==> flow/design.v <==
module ov_7670_capture(
        input pclk,
        input vsync,
        input href,
        input [7:0] data,
        output [18:0] addr,
        output [23:0] data_out,
        output write_en
    );
    reg [15:0] data_reg;
    reg [18:0] address;
    reg [1:0] line;
    reg [6:0] href_last;
    reg write_en_reg;
    reg href_hold;
    reg latched_vsync;
    reg latched_href;
    reg [7:0] latched_d;
    assign addr     = address;
    assign write_en = write_en_reg;
    assign data_out = {data_reg[15:12], data_reg[15:12], data_reg[10:7], data_reg[10:7], data_reg[4:1], data_reg[4:1]};
    always @ (posedge pclk) begin
        href_hold <= latched_href;
        write_en_reg <= 1'b0;
        if (write_en_reg == 1'b1)
            address <= address + 1'b1;
        if (href_hold == 1'b0 && latched_href == 1'b1) begin
            case (line)
                2'b00:   line <= 2'b01;
                2'b01:   line <= 2'b10;
                2'b10:   line <= 2'b11;
                default: line <= 2'b00;
            endcase
        end
        if (latched_href == 1'b1) begin
            data_reg <= {data_reg[7:0], latched_d};
        end
        if (latched_vsync == 1'b1) begin
            address      <= 19'd0;
            href_last    <= 7'd0;
            line         <= 2'd0;
        end
        else begin
            if (href_last[0] == 1'b1) begin
                write_en_reg <= 1'b1;
                href_last <= 7'd0;
            end
            else begin
                href_last <= {href_last[5:0], latched_href};
            end
        end
    end
    always @ (negedge pclk) begin
        latched_d     <= data;
        latched_href  <= href;
        latched_vsync <= vsync;
    end
endmodule
### Reports on ov_7670_capture

The steps from the RTL of ov_7670_capture to its reports follow in flow order.
Line numbers count from 1 in the design file above.
Operators carry their Yosys type and port widths (W data, S select, Z words).
Cell names lack the library's common part.
The mark n/a stands for no value.

| design | value |
|---|---|
| top | ov_7670_capture |
| clock input | pclk |
| cell library | sky130hd |
| library corner | tt_025C_1v80 |

### Word-level counts

Source: Yosys, flattened and elaborated, memories not mapped. Widths are those after wreduce. Registers that Yosys merges into a memory's read port (data or address) are not register bits. Print and check cells do not count. Equal cells are merged and count once.

| bit counts | value |
|---|---|
| bits in registers | 47 |
| input bits | 11 |
| output and inout port bits | 44 |
| cells after elaboration | 10 |

| cells by class | value |
|---|---|
| add/sub/neg operators | 1 |
| multiplexer cells | 1 |
| reduce/logical cells | 1 |

Operators with widths:

| kind | count |
|---|---|
| $add A19 B1 Y19 const B | 1 |
| $reduce_or A2 Y1 | 1 |
| $mux W1 | 1 |

### Logic depth

Depth = most cells in a row (Yosys ltp): at word level without a register or memory, in the mapped netlist without a sequential cell, where the memories' decode and read muxes count.

| logic depth | value |
|---|---|
| word-level depth | 1 |
| ABC_AREA | 0 |
| gate-level depth with buffers | 5 |
| depth with buffers taken out | 5 |

### Synthesis result

Source: synth_stat.txt of the flow (Yosys; design flattened, memories mapped). It holds for the ABC_AREA given above (unset counts as 0); a run with the other value may have another netlist.
The area totals of this step are shown rounded.

Cell types:

| cell | count | total area (um^2) |
|---|---|---|
| dfxtp_1 | 31 | 620.595 |
| edfxtp_1 | 15 | 450.432 |
| buf_4 | 25 | 187.68 |
| nor2_1 | 14 | 52.55 |
| xnor2_1 | 5 | 43.792 |
| a21oi_1 | 8 | 40.038 |
| nand4_1 | 6 | 37.536 |
| or3_1 | 5 | 31.28 |
| xor2_1 | 3 | 26.275 |
| o21ai_0 | 5 | 25.024 |
| mux2_2 | 2 | 22.522 |
| nand2_1 | 6 | 22.522 |
| nand3_1 | 4 | 20.019 |
| nor3_1 | 4 | 20.019 |
| inv_1 | 5 | 18.768 |
| nor2b_1 | 3 | 18.768 |
| a31o_2 | 2 | 17.517 |
| ha_1 | 1 | 12.512 |

Not listed: further types 11, cells in them 13.

| synthesis totals | value |
|---|---|
| standard cells after synthesis | 157 |
| mapped area | 1800 um^2 |
| sequential part of the area | 1100 um^2 |
| mapped flip-flops | 46 |
| buffer cells | 27 |

Subject: ov_7670_capture on sky130hd, stored results

Hello all,

Below are 2 stored runs of the flow (Yosys, OpenROAD; platform sky130hd) on ov_7670_capture, each with its settings and what was measured, unordered. Constraints: input delay and output delay 20% of the set period each, output load 0.01 pF.
"total power of the final layout" rests on the timing tool's default activity at the inputs, not on a simulated workload.
Values from the reports are rounded here.
Settings: -- = not set for that run.
Among the results, -- means that no value is shown for the run.

| run name | period_ns | CORE_UTILIZATION | CAP_MARGIN | CORE_MARGIN | SLEW_MARGIN | SETUP_SLACK_MARGIN | CELL_PAD_IN_SITES_GLOBAL_PLACEMENT | CELL_PAD_IN_SITES_DETAIL_PLACEMENT | TNS_END_PERCENT | GPL_TIMING_DRIVEN | CTS_CLUSTER_SIZE | CTS_CLUSTER_DIAMETER | MIN_ROUTING_LAYER | smallest hold slack (ps) | area of the die (um^2) | worst setup slack after layout (ps) | cell area after synthesis (um^2) | utilization | standard-cell area after routing (um^2) | total power of the final layout (mW) | setup total negative slack (ps) |
|---|---|---|---|---|---|---|---|---|---|---|---|---|---|---|---|---|---|---|---|---|---|
| run 1 | 2.8 | 19 | 20 | 2 | 20 | -- | -- | -- | -- | -- | -- | -- | -- | 410 | 10000 | 310 | 1800 | 0.26 | 2400 | 1.4 | 0 |
| run 2 | 1.67 | 63 | 20 | 6 | 20 | 0.45 | 2 | 1 | 30 | 0 | 38 | 67 | met2 | -- | -- | -- | -- | -- | -- | -- | -- |

Run 2: stopped before the end: placement reported GPL-0301

Thanks
